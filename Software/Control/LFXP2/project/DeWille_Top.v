==> flow/design.v <==
module top(led, lrck_left, lrck_right, data_left, data_right, bck_left, bck_right, mck_left, mck_right, clk, lrck_1, data_1, bck_1, mck_1);
	output wire led;
	input wire clk;
	output wire lrck_left;
	output wire lrck_right;
	output wire data_left, data_right;
	output wire bck_left, bck_right;
	output wire mck_left, mck_right; 
	input wire lrck_1, data_1, bck_1, mck_1;
	tee tee_lrck(.in(bck_1), .out1(lrck_left), .out2(lrck_right));
	tee tee_bck(.in(lrck_1), .out1(bck_left), .out2(bck_right));
	tee tee_data(.in(mck_1), .out1(data_left), .out2(data_right));
	tee tee_mck(.in(data_1), .out1(mck_left), .out2(mck_right));
	led_counter ledcntr(.clock(clk), .out(led));
endmodule
module tee(in, out1, out2);
	input wire in;
	output wire out1;
	output wire out2;
	assign out1 = in;
	assign out2 = in;
endmodule
module led_counter(clock, out);
	input wire clock;
	output reg out;
	reg [31:0] counter;
	initial 
	begin
		out = 1'b0;
		counter = 32'b0;
	end
	always @(posedge clock)
	begin
		counter <= counter + 1'b1; 
		out <= counter[28];
	end
endmodule
---- Reports on top ----
Tool output for the design above, in the order of the flow.
Lines are those of the file above, counted from 1.
Cell names lack the library's common part.
Not given: n/a
inputs
  top module .............................. top
  clock port .............................. clk
  library ................................. sky130hd
  library corner .......................... tt_025C_1v80

---- Word-level counts ----
Yosys after proc, flatten, opt, wreduce and memory -nomap, before mapping. Enables and synchronous resets that opt folds into registers are not counted as muxes. Memory bits, and registers merged into a memory's read port (data or address), are not among the register bits. Print and check cells are not counted. Equal cells are merged and count once.
word-level totals
  register bits ........................... 33
  input port bits ......................... 5
  output and inout bits ................... 9
  elaborated cells ........................ 3
cells by class
  $add $sub $neg .......................... 1
operator list
  operator                                                          count
  32-bit by 1-bit adder with 32-bit output (second input constant)  1

---- Logic depth ----
Longest topological path by Yosys (ltp), each cell counted once; first at word level (registers and memories cut), then after technology mapping (sequential cells cut; the memories' decode and read muxes count).
logic depth
  word-level depth ........................ 1
  ABC_AREA ................................ 1
  gate-level depth with buffers ........... 8
  mapped depth without buffers ............ 8

---- Synthesis result ----
The flow's flattened synthesis, as Yosys stat reports it; memories are mapped. The netlist is that of the ABC_AREA named above (0 if unset); the other value can give another one.
Totals and module areas in this step are rounded.
mapped netlist
  cells in the netlist .................... 204
  mapped area ............................. 1500 µm²
  sequential part of the area ............. 600 µm²
  flip-flop cells ......................... 30
  buffers ................................. 8
cell types
  cell type  count  total area (µm²)
  dfxtp_1    30     600.576
  nand2_1    73     274.013
  xor2_1     12     105.101
  nor2_1     25     93.84
  nor2_4     7      78.826
  buf_4      8      60.058
  inv_1      16     60.058
  nand3b_1   6      45.043
  nor2_2     7      43.792
  nand3_1    7      35.034
  xnor2_1    3      26.275
  nand2_2    4      25.024
  nand2_4    2      22.522
  and2_1     3      18.768
  ha_1       1      12.512

---- Path before layout ----
Source: OpenSTA report_checks on the synthesized netlist (no wires, ideal clock, input and output delay 20% of the period each), path of least setup slack; recovery checks are left aside. Register names are those of the netlist, which keeps one name where synthesis merged equal registers.
timing path post-synthesis
  kind .................................... register to register
  start ................................... register ledcntr.counter[0]
  end ..................................... register ledcntr.counter[26]
  period .................................. 2.18 ns
  library setup time ...................... 0.112 ns
  time at the first pin ................... 0.000 ns
  arrival time ............................ 1.102 ns
  required time ........................... 2.068 ns
  slack ................................... 0.966 ns
  path delay .............................. 1.214 ns
  stages .................................. 9
  buffers on the path ..................... 0
  synthesis period reached ................ 1.214 ns
"path delay" is the arrival time less input delay plus setup time.
"stages" counts driving pins, that of a launching flip-flop among them; a cell with two outputs on the path counts twice.
"synthesis period reached" = period - worst setup slack (recovery checks aside). The figure is calculated, with input and output delays left at 20% of the set period.
The rows between start and end are the longest chain of elaborated cells between them; the timing report does not say that the signal goes this way. Where chains are equally long, one stands for them.
A line is the first line of the expression or statement that the cell stems from. Yosys adds cells for indexed reads and writes and turns some case tables into memories.
between the ends, post-synthesis
  cells stage by stage .................... dfxtp_1 > ha_1 > nand2_2 > nor2_4 > nand2_4 > nor2_4 > nand2_1 > nand2_1 > nand2_1
  length of the longest elaborated chain .. 1
  elaborated cells on any way between the ends .. 1
  source lines of those cells ............. 1
  classes of those cells .................. add/sub: 1
ends and longest elaborated chain, post-synthesis
  what                                      RTL line  text
  from (decl)                               26        reg [31:0] counter;
  from (assign)                             34        counter <= counter + 1'b1;
  32-bit by 1-bit adder with 32-bit output  34
  to (assign)                               34
  to (decl)                                 26

---- Worst path after layout ----
From the final timing report of run 1: the path of least setup slack in the routed layout; clock arrival at registers is part of the times.
timing path after layout
  kind .................................... register to register
  start ................................... register ledcntr.counter[0]
  end ..................................... register ledcntr.counter[18]
  period .................................. 1.35 ns
  library setup time ...................... 0.10 ns
  time at the first pin ................... 0.28 ns
  arrival time ............................ 1.48 ns
  required time ........................... 1.53 ns
  slack ................................... 0.06 ns
  stages .................................. 9
  buffers on the path ..................... 0
The rows between start and end are the longest chain of elaborated cells between them; the timing report does not say that the signal goes this way. Where chains are equally long, one stands for them.
between the ends, after layout
  cells stage by stage .................... dfxtp_4 > ha_4 > nand2_4 > nor2_4 > nand2_4 > nor2_4 > nand2_1 > nand2_1 > nand2_1
  length of the longest elaborated chain .. 1
  elaborated cells on any way between the ends .. 1
  source lines of those cells ............. 1
  classes of those cells .................. add/sub: 1
ends and longest elaborated chain, after layout
  what                                      RTL line  text
  from (decl)                               26        reg [31:0] counter;
  from (assign)                             34        counter <= counter + 1'b1;
  32-bit by 1-bit adder with 32-bit output  34
  to (assign)                               34
  to (decl)                                 26

Settings and measured results of 2 stored flow runs for module top (sky130hd), not sorted in any way. The constraints put input and output delay at 20% of the set period each and load the outputs with 0.01 pF.
"clock period reached" means the clock period less the worst setup slack. The figure is calculated, with input and output delays left at 20% of the set period.
"time on the worst setup path" = time allowed to the worst setup path (clock period - input delay - output delay, where it has them) - its slack; a late launch clock adds to it, a late capture clock takes from it.
"total power after layout": no workload was simulated; the value follows from the tool's default switching activity.
Results are given in rounded form.

======== run 1 ========
==> flow/run.sh <==
#!/bin/bash
# the make line also repeats the synthesis and layout settings of config.mk as NAME=value (left out here)
make -C /OpenROAD-flow-scripts/flow DESIGN_CONFIG=/design/flow/config.mk WORK_HOME=/design/flow/orfs CLKGATE_MAP_FILE= finish
==> flow/config.mk <==
export PLATFORM = sky130hd
export DESIGN_NAME = top
export DESIGN_NICKNAME = top
export VERILOG_FILES = /design/flow/design.v
export SDC_FILE = /design/flow/constraint.sdc
export NUM_CORES = 4
export LEC_CHECK = 0
export ABC_AREA = 1
export CAP_MARGIN = 5
export CELL_PAD_IN_SITES_DETAIL_PLACEMENT = 0
export CORE_ASPECT_RATIO = 0.58
export CORE_MARGIN = 2
export CORE_UTILIZATION = 48
export CTS_CLUSTER_SIZE = 91
export MAX_ROUTING_LAYER = met4
export SETUP_SLACK_MARGIN = 0.39
export SLEW_MARGIN = 10
==> flow/constraint.sdc <==
create_clock -name core_clock -period 1.35 [get_ports {clk}]
set_input_delay 0.2700 -clock core_clock [delete_from_list [all_inputs] [get_ports {clk}]]
set_output_delay 0.2700 -clock core_clock [all_outputs]
set_load 0.01 [all_outputs]

-------- measured, run 1 --------
  total die area .......................... 3600 µm²
  standard-cell area of the final layout .. 1800 µm²
  Yosys chip area after synthesis ......... 1500 µm²
  time on the worst setup path ............ 1.29 ns
  worst setup path kind ................... register to register
  worst-case hold slack ................... 0.37 ns
  final setup TNS ......................... 0.000 ns
  utilization ............................. 0.6
  lowest setup slack ...................... 0.058 ns
  total power after layout ................ 1600 uW
  clock period reached .................... 1.292 ns

======== run 2 ========
==> flow/run.sh <==
#!/bin/bash
# the make line also repeats the synthesis and layout settings of config.mk as NAME=value (left out here)
make -C /OpenROAD-flow-scripts/flow DESIGN_CONFIG=/design/flow/config.mk WORK_HOME=/design/flow/orfs CLKGATE_MAP_FILE= finish
==> flow/config.mk <==
export PLATFORM = sky130hd
export DESIGN_NAME = top
export DESIGN_NICKNAME = top
export VERILOG_FILES = /design/flow/design.v
export SDC_FILE = /design/flow/constraint.sdc
export NUM_CORES = 4
export LEC_CHECK = 0
export CAP_MARGIN = 20
export CORE_MARGIN = 2
export CORE_UTILIZATION = 40
export SETUP_SLACK_MARGIN = 0.01
export SLEW_MARGIN = 20
==> flow/constraint.sdc <==
create_clock -name core_clock -period 1.64 [get_ports {clk}]
set_input_delay 0.3280 -clock core_clock [delete_from_list [all_inputs] [get_ports {clk}]]
set_output_delay 0.3280 -clock core_clock [all_outputs]
set_load 0.01 [all_outputs]

-------- measured, run 2 --------
  total die area .......................... 3500 µm²
  standard-cell area of the final layout .. 1300 µm²
  Yosys chip area after synthesis ......... 1200 µm²
  time on the worst setup path ............ 1.49 ns
  worst setup path kind ................... register to register
  worst-case hold slack ................... 0.38 ns
  final setup TNS ......................... 0.000 ns
  utilization ............................. 0.43
  lowest setup slack ...................... 0.15 ns
  total power after layout ................ 1100 uW
  clock period reached .................... 1.492 ns
